==> flow/design.v <==
module blink (
    input wire clock,
    input wire resetn,
    output wire led_r,
    output wire led_g,
    output wire led_b
);
reg [23:0] divider;
reg [2:0] led_out;
localparam [23:0] DIVIDER_UPPER = 24'd12_000_000 - 24'd1;
assign led_r = !led_out[0];
assign led_g = !led_out[1];
assign led_b = !led_out[2];
always @(posedge clock) begin
    if( !resetn ) begin
        divider <= 0;
        led_out <= 0;
    end
    else begin
        divider <= divider == DIVIDER_UPPER ? 0 : divider + 1;
        led_out <= divider == DIVIDER_UPPER ? led_out + 1 : led_out;
    end
end 
endmodule
# Reports on blink
# The steps from the RTL of blink to its reports follow in flow order.
# Lines are those of the file above, counted from 1.
# Operators carry their Yosys type and port widths (W data, S select, Z words).
# Cell names lack the library's common part.
# A cell with -- has no value.
dict set report design {
  top {blink}
  clock {clock}
  cell_library {sky130hd}
  pvt_corner {tt_025C_1v80}
}

# After elaboration
# Yosys after proc, flatten, opt, wreduce and memory -nomap, before mapping. Enables and synchronous resets that opt folds into registers are not counted as muxes. Memory bits, and registers merged into a memory's read port (data or address), are not among the register bits. Print and check cells are not counted. Equal cells are merged and count once.
dict set report op_classes {
  n_reduce_logical 4
  eq_ne 1
  addsub 2
  logic 1
}
# cell n
set ops {}
lappend ops {{$add A24 B1 Y24 const B} 1}
lappend ops {{$eq A24 B24 Y1 const B} 1}
lappend ops {{$logic_not A1 Y1} 3}
lappend ops {{$add A3 B1 Y3 const B} 1}
lappend ops {{$reduce_or A2 Y1} 1}
lappend ops {{$not A1 Y1} 1}
dict set report bits {
  out_inout_bits 3
  reg_bits 27
  in_bits 2
}

# Longest topological paths
# Depth = most cells in a row (Yosys ltp): at word level without a register or memory, in the mapped netlist without a sequential cell, where the memories' decode and read muxes count.
dict set report logic_depth {
  ltp_word 2
  abc_area 0
  depth_mapped 7
  depth_no_buf 5
}

# Mapped cells and area
# Yosys stat after the flow's synthesis: flattened, memories mapped to cells. It holds for the ABC_AREA given above (unset counts as 0); a run with the other value may have another netlist.
# cell n area_total_um2
set by_type {}
lappend by_type {dfxtp_1 27 540.518}
lappend by_type {a21oi_2 9 78.826}
lappend by_type {nor2_2 11 68.816}
lappend by_type {nand4_1 10 62.56}
lappend by_type {xor2_1 7 61.309}
lappend by_type {nand2_1 13 48.797}
lappend by_type {and2_1 6 37.536}
lappend by_type {or3_1 6 37.536}
lappend by_type {and4_1 4 35.034}
lappend by_type {xnor2_1 4 35.034}
lappend by_type {mux2i_1 3 30.029}
lappend by_type {nand3_1 6 30.029}
lappend by_type {o21ai_0 6 30.029}
lappend by_type {inv_1 7 26.275}
lappend by_type {and3_1 4 25.024}
lappend by_type {ha_1 2 25.024}
lappend by_type {buf_6 2 22.522}
lappend by_type {o31ai_1 3 22.522}
# Other cell types: 17; their cells: 25.
dict set report synth_totals {
  area_mm2 0.0014026
  cell_count 155
  buf_cells 6
  ff_cells 27
}

# Worst setup path after synthesis
# OpenSTA on the mapped netlist: ideal clock, no wires. The path of least setup slack (recovery checks aside). Input and output delay are each 20% of the period. Register names are those of the netlist, which keeps one name where synthesis merged equal registers.
dict set report synth_timing {
  path_type {register to register}
  from {register divider[15]}
  to {register divider[23]}
  path_delay_ns 1.916
  driving_pins 6
  path_slack_ns 0.964
  arrival_ns 1.786
  period_ns 2.88
  path_buffers 1
  t_required_ns 2.750
  synth_period_reached_ns 1.916
}
# "path_delay_ns" = arrival - input delay + setup time.
# "driving_pins" counts driving pins, that of a launching flip-flop among them; a cell with two outputs on the path counts twice.
# "synth_period_reached_ns" = period - worst setup slack (recovery checks aside). The figure is calculated, with input and output delays left at 20% of the set period.
# The rows between start and end are the longest chain of elaborated cells between them; the timing report does not say that the signal goes this way. Where chains are equally long, one stands for them.
# A line is the first line of the expression or statement that the cell stems from. Yosys adds cells for indexed reads and writes and turns some case tables into memories.
dict set report synth_between {
  path_cell_list {dfxtp_1 -> or4b_1 -> or4_4 -> o31ai_4 -> buf_6 -> a21oi_2}
  elab_chain_cells 2
  cells_between 3
  classes_between {1 x add/sub; 1 x eq/ne; 1 x reduce/logical}
}
# item line_no
set synth_rtl {}
lappend synth_rtl {{start, declared} 8} ;# reg [23:0] divider;
lappend synth_rtl {{start, assigned} 16} ;# divider <= 0;
lappend synth_rtl {{start, assigned} 20} ;# divider <= divider == DIVIDER_UPPER ? 0 : divider + 1;
lappend synth_rtl {{$eq A24 B24 Y1} 20}
lappend synth_rtl {{$reduce_or A2 Y1} --}
lappend synth_rtl {{end, assigned} 16}
lappend synth_rtl {{end, assigned} 20}
lappend synth_rtl {{end, declared} 8}

# Worst path after layout
# Path of least setup slack in the final report of flow run A (OpenROAD, finished layout, wires in). Where an end is a register, its clock arrival counts in the times.
dict set report layout_timing {
  path_type {register to register}
  from {register divider[15]}
  to {register divider[11]}
  path_buffers 1
  arrival_ns 2.28
  driving_pins 6
  period_ns 2.16
  t_required_ns 2.39
  path_slack_ns 0.11
}
# The rows between start and end are the longest chain of elaborated cells between them; the timing report does not say that the signal goes this way. Where chains are equally long, one stands for them.
dict set report layout_between {
  path_cell_list {dfxtp_1 -> or4b_1 -> or4_4 -> o31ai_4 -> buf_12 -> nor2_2}
  elab_chain_cells 2
  cells_between 2
  classes_between {1 x eq/ne; 1 x reduce/logical}
}
# item line_no
set layout_rtl {}
lappend layout_rtl {{start, declared} 8} ;# reg [23:0] divider;
lappend layout_rtl {{start, assigned} 16} ;# divider <= 0;
lappend layout_rtl {{start, assigned} 20} ;# divider <= divider == DIVIDER_UPPER ? 0 : divider + 1;
lappend layout_rtl {{$eq A24 B24 Y1} 20}
lappend layout_rtl {{$reduce_or A2 Y1} --}
lappend layout_rtl {{end, assigned} 16}
lappend layout_rtl {{end, assigned} 20}
lappend layout_rtl {{end, declared} 8}

; blink through Yosys and OpenROAD on sky130hd: 2 stored runs, unordered, with their settings and measured results. The constraints put input and output delay at 20% of the set period each and load the outputs with 0.01 pF.
; "achieved_period_ns" means the clock period less the worst setup slack. The figure is calculated, with input and output delays left at 20% of the set period.
; "worst_path_time_ns": the worst setup path's part of the clock period (all of it between registers, 20% less for each end at a port) less its slack. A launch clock that arrives late makes it longer, a capture clock that arrives late makes it shorter.
; By "total_power_mw" is meant OpenSTA's value without simulated activity: inputs other than the clock are taken to toggle once in ten clock periods, and the tool carries that through the logic.

[flow run A: settings]
period_ns = 2.16
CORE_UTILIZATION = 41
CAP_MARGIN = 20
CORE_MARGIN = 2
SLEW_MARGIN = 20
[flow run A: results]
layout_utilization_frac = 0.465
final_hold_ws_ns = 0.479
setupTns_ns = 0.000
achieved_period_ns = 2.050
worst_path_time_ns = 2.05
path_kind = register to register
total_power_mw = 0.7551
yosys_chip_area_mm2 = 0.0014026
dieArea_mm2 = 0.003905
timing.setup.ws_ns = 0.110
layout_stdcell_area_mm2 = 0.001539

[flow run B: settings]
period_ns = 3.59
CORE_UTILIZATION = 64
SETUP_SLACK_MARGIN = 0.33
PLACE_DENSITY = 0.84
CORE_ASPECT_RATIO = 0.91
TNS_END_PERCENT = 5
GPL_TIMING_DRIVEN = 0
CAP_MARGIN = 20
CORE_MARGIN = 2
SLEW_MARGIN = 20
[flow run B: results]
setupTns_ns = 0.000
achieved_period_ns = 2.071
layout_utilization_frac = 0.708
yosys_chip_area_mm2 = 0.0014026
dieArea_mm2 = 0.0025824
worst_path_time_ns = 2.07
path_kind = register to register
final_hold_ws_ns = 0.469
total_power_mw = 0.4570
layout_stdcell_area_mm2 = 0.0015027
timing.setup.ws_ns = 1.519
